==> flow/design.v <==
module IKeyboard
(
    input logic clk, rst,
    input logic[3:0] row,
    output logic[3:0] col, key,
    output logic key_was_pressed
);
logic[15:0] kwp;
logic[1:0][15:0] ff;
assign key_was_pressed = ~(|ff[1]) & |ff[0];
always_ff @(posedge clk) begin
    if(rst)
        ff <= {16'h0, 16'h0};
    else begin
        ff[0] <= kwp;
        ff[1] <= ff[0];
    end
end
logic[$clog2(400008) - 1:0] ctr;
always_ff @(posedge clk) begin
    if(rst) begin
        ctr <= 20'd0;
        kwp <= 4'b0;
    end
    else begin
        if(ctr == 20'd100000) begin
            col <= 4'b0111;
            ctr <= ctr + 1'b1;
        end
        else if(ctr == 20'd100008) begin
            case(row)
                4'b0111: begin
                    key <= 4'd1;
                    kwp[0] <= 1'b1;
                    kwp[3:1] <= 3'b0;
                end
                4'b1011: begin
                    key <= 4'd4;
                    kwp[1] <= 1'b1;
                    kwp[3:2] <= 2'b0;
                    kwp[0] <= 1'b0;
                end
                4'b1101: begin
                    key <= 4'd7;
                    kwp[2] <= 1'b1;
                    kwp[1:0] <= 2'b0;
                    kwp[3] <= 1'b0;
                end
                4'b1110: begin
                    key <= 4'd0;
                    kwp[3] <= 1'b1;
                    kwp[2:0] <= 3'b0;
                end
                default:
                    kwp[3:0] <= 4'b0;
            endcase
            ctr <= ctr + 1'b1;
        end
        else if(ctr == 20'd200000) begin
            col <= 4'b1011;
            ctr <= ctr + 1'b1;
        end
        else if(ctr == 20'd200008) begin
            case(row)
                4'b0111: begin
                    key <= 4'd2;
                    kwp[4] <= 1'b1;
                    kwp[7:5] <= 3'b0;
                end
                4'b1011: begin
                    key <= 4'd5;
                    kwp[5] <= 1'b1;
                    kwp[7:6] <= 2'b0;
                    kwp[4] <= 1'b0;
                end
                4'b1101: begin
                    key <= 4'd8;
                    kwp[6] <= 1'b1;
                    kwp[5:4] <= 2'b0;
                    kwp[7] <= 1'b0;
                end
                4'b1110: begin
                    key <= 4'hF;
                    kwp[7] <= 1'b1;
                    kwp[6:4] <= 3'b0;
                end
                default:
                    kwp[7:4] <= 4'b0;
            endcase
            ctr <= ctr + 1'b1;
        end
        else if(ctr == 20'd300000) begin
            col <= 4'b1101;
            ctr <= ctr +1'b1;
        end
        else if(ctr == 20'd300008) begin
            case(row)
                4'b0111: begin
                    key <= 4'd3;
                    kwp[8] <= 1'b1;
                    kwp[11:9] <= 3'b0;
                end
                4'b1011: begin
                    key <= 4'd6;
                    kwp[9] <= 1'b1;
                    kwp[11:10] <= 2'b0;
                    kwp[8] <= 1'b0;
                end
                4'b1101: begin
                    key <= 4'd9;
                    kwp[10] <= 1'b1;
                    kwp[9:8] <= 2'b0;
                    kwp[11] <= 1'b0;
                end
                4'b1110: begin
                    key <= 4'hE;
                    kwp[11] <= 1'b1;
                    kwp[10:8] <= 3'b0;
                end
                default:
                    kwp[11:8] <= 4'b0;
            endcase
            ctr <= ctr + 1'b1;
        end
        else if(ctr == 20'd400000) begin
            col <= 4'b1110;
            ctr <= ctr + 1'b1;
        end
        else if(ctr == 20'd400008) begin
            case(row)
               4'b0111: begin
                    key <= 4'hA;
                    kwp[12] <= 1'b1;
                    kwp[15:13] <= 3'b0;
                end
                4'b1011: begin
                    key <= 4'hB;
                    kwp[13] <= 1'b1;
                    kwp[15:14] <= 2'b0;
                    kwp[12] <= 1'b0;
                end
                4'b1101: begin
                    key <= 4'hC;
                    kwp[14] <= 1'b1;
                    kwp[13:12] <= 2'b0;
                    kwp[15] <= 1'b0;
                end
                4'b1110: begin
                    key <= 4'hD;
                    kwp[15] <= 1'b1;
                    kwp[14:12] <= 3'b0;
                end
                default:
                    kwp[15:12] <= 4'b0;
            endcase
            ctr <= 0;
        end
        else begin
            ctr <= ctr + 1'b1;
        end
    end 
end
endmodule
From RTL to reports: IKeyboard. The steps from the RTL of IKeyboard to its reports follow in flow order. Lines are those of the file above, counted from 1. Library cell names are shortened. Not given: n/a

Top module: IKeyboard. Clock: clk. Standard-cell library: sky130hd. Timing corner: tt_025C_1v80.

Word-level counts. Yosys after proc, flatten, opt, wreduce and memory -nomap, before mapping. Memory bits, and registers merged into a memory's read port (data or address), are not among the register bits. Print and check cells are not counted. Equal cells are merged and count once.

Add/subtract/negate cells: 1. The entry for equality and inequality tests reads 18. The figure for muxes and demuxes is 29. Under bitwise operators stands 10. Reduce/logical cells: 11.

Operators with widths (number): 2-to-1 mux 19 bit (8); equality test 19 bit with constant B (4); case mux 4 bit (select 4 bit) (4); 2-to-1 mux 4 bit (13); equality test 19 x 17 -> 1 bit with constant B (2); equality test 19 x 18 -> 1 bit with constant B (2); OR reduction 16 bit (2); adder 19 x 1 -> 19 bit with constant B (1); equality test 4 bit with constant B (3); nonzero test 4 bit (3); NOT 1 bit (9); inequality test 4 bit with constant B (2); AND reduction 8 bit (1); AND reduction 7 bit (1); inequality test 3 bit with constant B (2); AND reduction 6 bit (1); AND reduction 5 bit (1); inequality test 2 bit with constant B (2); equality test 4 x 3 -> 1 bit with constant B (1); AND reduction 4 bit (1); 2-to-1 mux 1 bit (4); AND reduction 2 bit (1); bitwise AND 1 bit (1).

The figure for flip-flop bits (word level) is 75. Input port bits: 6. The entry for output and inout port bits reads 9. For word-level cells the number is 90.

Logic depth. Depth = most cells in a row (Yosys ltp): at word level without a register or memory, in the mapped netlist without a sequential cell, where the memories' decode and read muxes count.

Depth in word-level cells: 9. For ABC_AREA the number is 1. Gate-level depth with buffers: 9. For depth with buffers taken out the number is 9.

Mapped cells and area. Source: synth_stat.txt of the flow (Yosys; design flattened, memories mapped). It holds for the ABC_AREA given above (unset counts as 0); a run with the other value may have another netlist.

The figure for mapped cells is 433. Under cell area after synthesis stands 3329.4 µm². For flip-flop cells the number is 75. Under buffer cells stands 7.

Cell types: dfxtp_1 (number 67, area in all 1.34E+03 µm²); nor2_1 (number 85, area in all 319.056 µm²); edfxtp_1 (number 8, area in all 240.23 µm²); nand2_1 (number 64, area in all 240.23 µm²); inv_1 (number 60, area in all 225.216 µm²); a21oi_1 (number 24, area in all 120.115 µm²); nand3_1 (number 23, area in all 115.11 µm²); nand4_1 (number 13, area in all 81.328 µm²); nor2_2 (number 11, area in all 68.816 µm²); nand3_4 (number 3, area in all 52.55 µm²); xor2_1 (number 6, area in all 52.55 µm²); nand3_2 (number 5, area in all 50.048 µm²); nor2_4 (number 4, area in all 45.043 µm²); nor3_2 (number 4, area in all 40.038 µm²); inv_2 (number 10, area in all 37.536 µm²); nand2_2 (number 6, area in all 37.536 µm²); nor4_1 (number 6, area in all 37.536 µm²); o21a_1 (number 4, area in all 30.029 µm²).

Not listed: further types 14, cells in them 30.

Timing after synthesis. OpenSTA on the mapped netlist: ideal clock, no wires. The path of least setup slack (recovery checks aside). Input and output delay are each 20% of the period. Register names are those of the netlist, which keeps one name where synthesis merged equal registers.

Path kind: input -> register. Start point: input port row[3]. End point: register key[0]. Under clock period stands 3120 ps. Under external input delay stands 624 ps. The entry for arrival time reads 1357 ps. The figure for data required time is 2791 ps. The figure for setup slack is 1434 ps. For path delay the number is 1062 ps. For stages the number is 8. The figure for path buffers is 0. Under synthesis period reached stands 1686 ps.

"path delay" = arrival - input delay + setup time. "stages": output pins that drive a net of the path, with the launching flip-flop's if there is one; two outputs of one cell count as two. "synthesis period reached" = period - worst setup slack (recovery checks aside). The figure is calculated, with input and output delays left at 20% of the set period. Between the ends stands the longest chain of elaborated cells between them, by number of cells; it is not shown to be the way that was timed. Of several equally long chains one is given. A line is the first line of the expression or statement that the cell stems from. Yosys adds cells for indexed reads and writes and turns some case tables into memories. At most two assigning lines are given for a register; there are more. The path ends at the enable pin of a flip-flop; only ways to that pin are counted.

Cell sequence: nand2_1 -> inv_1 -> nand3_1 -> nand2_1 -> nor2_1 -> nor2_1 -> nand4_1 -> nor2_1. The figure for length of the longest elaborated chain is 3. Elaborated cells between the ends (all ways): 6. Classes of those cells: eq/ne (4); reduce/logical (2).

RTL lines, path post-synthesis: start, declared (RTL line 4) `input logic[3:0] row,`; equality test 4 bit (RTL line 31) `case(row)`; nonzero test 4 bit; AND reduction 7 bit; end, assigned (RTL line 33) `key <= 4'd1;`; end, assigned (RTL line 38) `key <= 4'd4;`; end, declared (RTL line 5) `output logic[3:0] col, key,`.

Timing after layout. Path of least setup slack in the final report of run 1 (OpenROAD, finished layout, wires in). Where an end is a register, its clock arrival counts in the times. The path's times are printed in steps of 10 ps; the period is the one set.

Path kind: register -> output. Start point: register ff. End point: output port key_was_pressed. Under clock period stands 3240 ps. The figure for output delay is 650 ps. The entry for arrival time reads 1840 ps. The figure for data required time is 2590 ps. The figure for setup slack is 760 ps. For stages the number is 5. The figure for path buffers is 1.

Where an end lacks its bit number, it is one bit of the signal, or one of the new flip-flops if synthesis recoded a state register. Between the ends stands the longest chain of elaborated cells between them, by number of cells; it is not shown to be the way that was timed. Of several equally long chains one is given.

Cell sequence: dfxtp_1 -> nor4_1 -> nand4_1 -> nor2_1 -> clkdlybuf4s50_1. The figure for length of the longest elaborated chain is 3. Elaborated cells between the ends (all ways): 3. For RTL lines with such cells the number is 1. Classes of those cells: logic (2); reduce/logical (1).

RTL lines, path post-layout: start, declared (RTL line 9) `logic[1:0][15:0] ff;`; start, assigned (RTL line 13) `ff <= {16'h0, 16'h0};`; OR reduction 16 bit (RTL line 10) `assign key_was_pressed = ~(|ff[1]) & |ff[0];`; NOT 1 bit (RTL line 10); bitwise AND 1 bit (RTL line 10); end, declared (RTL line 6) `output logic key_was_pressed`.

Design IKeyboard on sky130hd. What follows are 2 stored runs of the flow, each under its own settings; their order means nothing. The constraints put input and output delay at 20% of the set period each and load the outputs with 0.01 pF. "clock period reached" means the clock period less the worst setup slack. The figure is calculated, with input and output delays left at 20% of the set period. "time on the worst setup path" means the part of the period allowed to the worst setup path (the constraints hold back 20% at inputs and 20% at outputs) less its slack; where the path has registers, the arrival times of their clocks count too. "total power after layout": no workload was simulated; the value follows from the tool's default switching activity. "time on the worst setup path" is given in steps of 10 ps.

Run 1 has these settings: period_ns 3.24; CORE_UTILIZATION 33; SETUP_SLACK_MARGIN 0.54; PLACE_DENSITY 0.71; CORE_ASPECT_RATIO 1.59; CORE_MARGIN 2; CELL_PAD_IN_SITES_DETAIL_PLACEMENT 2; ABC_AREA 1; CTS_CLUSTER_SIZE 83; SLEW_MARGIN 10; MIN_ROUTING_LAYER met1; CAP_MARGIN 20. The synthesis area is 3329.4 µm². The utilization in the final report reads 39.4%. The worst setup slack after layout comes to 756 ps. The total power after layout reads 0.00202 W. The measured standard-cell area of the final layout is 3905.0 µm². The time on the worst setup path reads 1840 ps. Kind of the worst setup path: register -> output. The clock period reached reads 2484 ps. The sum of negative setup slack is 0 ps. The die footprint reads 10930.6 µm². The smallest hold slack is 439 ps.

Run 2 has these settings: period_ns 1.86; CAP_MARGIN 20; CORE_MARGIN 2; CORE_UTILIZATION 40; SLEW_MARGIN 20. The synthesis area is 3017.9 µm². The utilization in the final report reads 58.9%. The worst setup slack after layout comes to -156 ps. The total power after layout reads 0.00306 W. The measured standard-cell area of the final layout is 4292.9 µm². The time on the worst setup path reads 2020 ps. Kind of the worst setup path: register -> register. The clock period reached reads 2016 ps. The sum of negative setup slack is -1457 ps. The die footprint reads 8255.5 µm². The smallest hold slack is 459 ps.
